==> flow/design.v <==
module audio_out_i2s(
	input  clk,
	input  snd_clk,
	input  snd_next_sample,
	input  [8:0]snd_phase,
	input  signed[15:0]snd_l,
	input  signed[15:0]snd_r,
	output dac_mclk,
	output dac_lrck,
	output dac_sdin
);
	dac_i2s dac_inst(
		.clk(clk),
		.dac_clk(snd_clk),
		.next_sample(snd_next_sample),
		.snd_phase(snd_phase),
		.snd_l(snd_l),
		.snd_r(snd_r),
		.mclk(dac_mclk),
		.lrck(dac_lrck),
		.sdin(dac_sdin)
	);
endmodule
 module dac_i2s(
	input clk,
	input dac_clk,
	input next_sample,
	input [8:0]snd_phase,
	input signed[15:0]snd_l,
	input signed[15:0]snd_r,
	output mclk, 
	output lrck,
	output sdin
);
	assign mclk 			= snd_phase[0];
	assign lrck 			= snd_phase[8];
	assign sdin 			= snd_bit;
	wire next_bit 			= snd_phase[3:0] == 4'b1111;
	wire [3:0]bit_ctr 	= snd_phase[7:4];
	reg snd_bit;
	reg signed[15:0]snd_l_st, snd_r_st;
	always @(posedge clk)
	if(dac_clk)
	begin
		if(next_bit & lrck == 0)
		begin
			snd_bit		<= snd_l_st[15 - bit_ctr[3:0]];
		end
		if(next_bit & lrck == 1)
		begin
			snd_bit 		<= snd_r_st[15 - bit_ctr[3:0]];
		end
		if(next_sample)
		begin
			snd_l_st 	<= snd_l;
			snd_r_st 	<= snd_r;
		end
	end
endmodule
# ---- Reports on audio_out_i2s
# The steps from the RTL of audio_out_i2s to its reports follow in flow order.
# Line numbers count from 1 in the design file above.
# Operators: Yosys type, input widths -> output width; for muxes data width and select width s.
# Library cell names are shortened.
# Not given: -
dict set report setup {
  top {audio_out_i2s}
  clk_port {clk}
  lib {sky130hd}
  corner {tt_025C_1v80}
}

# ---- Elaborated design
# Yosys after proc, flatten, opt, wreduce and memory -nomap, before mapping. Memory bits, and registers merged into a memory's read port (data or address), are not among the register bits. Print and check cells are not counted. Equal cells are merged and count once.
dict set report word_totals {
  ff_bits 33
  out_inout_bits 3
  word_cells 15
}
dict set report classes {
  add_sub_neg 1
  eq_ne 1
  n_shift 2
  muxes 2
  logic 3
  n_reduce_logical 3
}
# op count
set ops {}
lappend ops {{$shiftx 16x32->1} 2}
lappend ops {{$sub 4x4->5 const A} 1}
lappend ops {{$reduce_and 2->1} 2}
lappend ops {{$eq 4x4->1 const B} 1}
lappend ops {{$and 1x1->1} 2}
lappend ops {{$reduce_bool 2->1} 1}
lappend ops {{$mux 1} 2}
lappend ops {{$not 1->1} 1}

# ---- Longest topological paths
# Depth = most cells in a row (Yosys ltp): at word level without a register or memory, in the mapped netlist without a sequential cell, where the memories' decode and read muxes count.
dict set report logic_depth {
  ltp_word 4
  abc_area 0
  ltp_mapped 8
  depth_no_buf 6
}

# ---- After synthesis
# Source: synth_stat.txt of the flow (Yosys; design flattened, memories mapped). It holds for the ABC_AREA given above (unset counts as 0); a run with the other value may have another netlist.
# Totals and module areas in this step are rounded.
dict set report mapped {
  cells 95
  area_um2 1500
  seqArea_um2 990
  flip_flops 33
  n_buf 6
}
# cell_type count area_total_um2
set types {}
lappend types {edfxtp_1 33 990.95}
lappend types {mux2i_1 8 80.077}
lappend types {nand4b_1 3 26.275}
lappend types {buf_6 2 22.522}
lappend types {mux2_2 2 22.522}
lappend types {nor2b_1 3 18.768}
lappend types {or3b_1 2 17.517}
lappend types {a2111oi_2 1 15.014}
lappend types {buf_4 2 15.014}
lappend types {nand3_1 3 15.014}
lappend types {o21ai_0 3 15.014}
lappend types {and2_1 2 12.512}
lappend types {and3_1 2 12.512}
lappend types {nor4_2 1 12.512}
lappend types {and3_4 1 11.261}
lappend types {and4_4 1 11.261}
lappend types {nor2_1 3 11.261}
lappend types {a21oi_1 2 10.01}
# Other cell types: 18; their cells: 21.
# The figures by module come from a second, unflattened synthesis with its own total; it is not the netlist above.
dict set report hier_totals {
  cells_unflattened 103
  hier_area_um2 1500
}
# Each row is one instance without its submodules.
# mod instances cells mod_area_um2
set modules {}
lappend modules {dac_i2s 1 103 1500}
lappend modules {audio_out_i2s 1 0 0.0}

# ---- Timing after synthesis
# OpenSTA on the mapped netlist: ideal clock, no wires. The path of least setup slack (recovery checks aside). Input and output delay are each 20% of the period. Register names are those of the netlist, which keeps one name where synthesis merged equal registers.
dict set report synth_timing {
  kind {input to register}
  startpoint {input port snd_phase[2]}
  endpoint {register dac_inst.snd_bit}
  period_ns 2.7
  input_delay_ns 0.540
  setup_time_ns 0.170
  launch_ns 0.540
  arrival_time_ns 1.766
  path_slack_ns 0.765
  path_delay_ns 1.396
  path_stages 7
  path_buffers 1
  period_less_setup_slack_ns 1.935
}
# "path_delay_ns" = arrival - input delay + setup time.
# "path_stages": output pins that drive a net of the path, with the launching flip-flop's if there is one; two outputs of one cell count as two.
# "period_less_setup_slack_ns" is the clock period less the worst setup slack; recovery checks do not enter. This is arithmetic on one report: input and output delays are still those of the set period (20% each).
# The rows between start and end are the longest chain of elaborated cells between them; the timing report does not say that the signal goes this way. Where chains are equally long, one stands for them.
# A line is the first line of the expression or statement that the cell stems from. Yosys adds cells for indexed reads and writes and turns some case tables into memories.
# Ways into the end's enable are left out, as the timed path ends at the data pin.
dict set report synth_via {
  path_cell_list {and4_4 > buf_6 > or3b_1 > and3_4 > a22oi_1 > nand3_1 > nor4_2}
  elab_chain_cells 4
  cells_between 5
  lines_between 3
  classes_between {eq/ne (1); mux (2); logic (2)}
}
# item line_no
set synth_lines {}
lappend synth_lines {{from (decl)} 5} ;# input [8:0]snd_phase,
lappend synth_lines {{$eq 4x4->1} 38} ;# wire next_bit = snd_phase[3:0] == 4'b1111;
lappend synth_lines {{$and 1x1->1} 45} ;# if(next_bit & lrck == 0)
lappend synth_lines {{$mux 1} 45}
lappend synth_lines {{$mux 1} 49} ;# if(next_bit & lrck == 1)
lappend synth_lines {{to (assign)} 47} ;# snd_bit <= snd_l_st[15 - bit_ctr[3:0]];
lappend synth_lines {{to (assign)} 51} ;# snd_bit <= snd_r_st[15 - bit_ctr[3:0]];
lappend synth_lines {{to (decl)} 40} ;# reg snd_bit;

# ---- Timing after layout
# Path of least setup slack in the final report of run 1 (OpenROAD, finished layout, wires in). Where an end is a register, its clock arrival counts in the times.
dict set report layout_timing {
  kind {input to register}
  startpoint {input port snd_phase[4]}
  endpoint {register dac_inst.snd_bit}
  period_ns 1.52
  input_delay_ns 0.30
  setup_time_ns 0.17
  launch_ns 0.30
  arrival_time_ns 1.84
  path_slack_ns -0.21
  path_stages 7
  path_buffers 2
}
# The rows between start and end are the longest chain of elaborated cells between them; the timing report does not say that the signal goes this way. Where chains are equally long, one stands for them.
dict set report layout_via {
  path_cell_list {dlygate4sd2_1 > buf_6 > or3b_1 > and3_4 > a22oi_2 > nand3_1 > nor4_2}
  elab_chain_cells 4
  cells_between 5
  classes_between {add/sub (1); shift (2); mux (2)}
}
# item line_no
set layout_lines {}
lappend layout_lines {{from (decl)} 5} ;# input [8:0]snd_phase,
lappend layout_lines {{$sub 4x4->5} 47} ;# snd_bit <= snd_l_st[15 - bit_ctr[3:0]];
lappend layout_lines {{$shiftx 16x32->1} 47}
lappend layout_lines {{$mux 1} 45} ;# if(next_bit & lrck == 0)
lappend layout_lines {{$mux 1} 49} ;# if(next_bit & lrck == 1)
lappend layout_lines {{to (assign)} 47}
lappend layout_lines {{to (assign)} 51} ;# snd_bit <= snd_r_st[15 - bit_ctr[3:0]];
lappend layout_lines {{to (decl)} 40} ;# reg snd_bit;

# Flow measurements of audio_out_i2s on sky130hd: 2 stored runs with different settings, listed in no order. Input and output delays are each 20% of the period that was set; the output load is 0.01 pF.
# "period_less_ws_ns" means the clock period less the worst setup slack. The figure is calculated, with input and output delays left at 20% of the set period.
# "worst_path_allowed_less_slack_ns" = time allowed to the worst setup path (clock period - input delay - output delay, where it has them) - its slack; a late launch clock adds to it, a late capture clock takes from it.
# By "totalPower_uw" is meant OpenSTA's value without simulated activity: inputs other than the clock are taken to toggle once in ten clock periods, and the tool carries that through the logic.
# Results are given in rounded form.
run="run 1" settings period_ns=1.52 CORE_UTILIZATION=36 PLACE_DENSITY=0.84 HOLD_SLACK_MARGIN=0.17 CORE_ASPECT_RATIO=0.52 TNS_END_PERCENT=90 ABC_AREA=0 GPL_TIMING_DRIVEN=1 CTS_CLUSTER_SIZE=34 CTS_CLUSTER_DIAMETER=211 CAP_MARGIN=20 CORE_MARGIN=2 SLEW_MARGIN=20
run="run 1" results timing.setup.ws_ns=-0.21 tns_ns=-0.21 period_less_ws_ns=1.726 totalPower_uw=2200 total_die_area_um2=4600 worst_path_allowed_less_slack_ns=1.42 worst_setup_path_type="input to register" finish.stdcell_area_um2=2300 holdWs_ns=0.56 utilization_pct=60 yosys_chip_area_um2=1500
run="run 2" settings period_ns=3.17 CORE_UTILIZATION=25 SETUP_SLACK_MARGIN=0.16 CELL_PAD_IN_SITES_DETAIL_PLACEMENT=2 TNS_END_PERCENT=70 GPL_ROUTABILITY_DRIVEN=1 CTS_CLUSTER_DIAMETER=288 CAP_MARGIN=20 CORE_MARGIN=2 SLEW_MARGIN=20
run="run 2" results yosys_chip_area_um2=1500 tns_ns=0.000 finish.stdcell_area_um2=2100 timing.setup.ws_ns=0.64 period_less_ws_ns=2.532 worst_path_allowed_less_slack_ns=1.26 worst_setup_path_type="input to output" holdWs_ns=0.90 totalPower_uw=930 utilization_pct=37 total_die_area_um2=6400
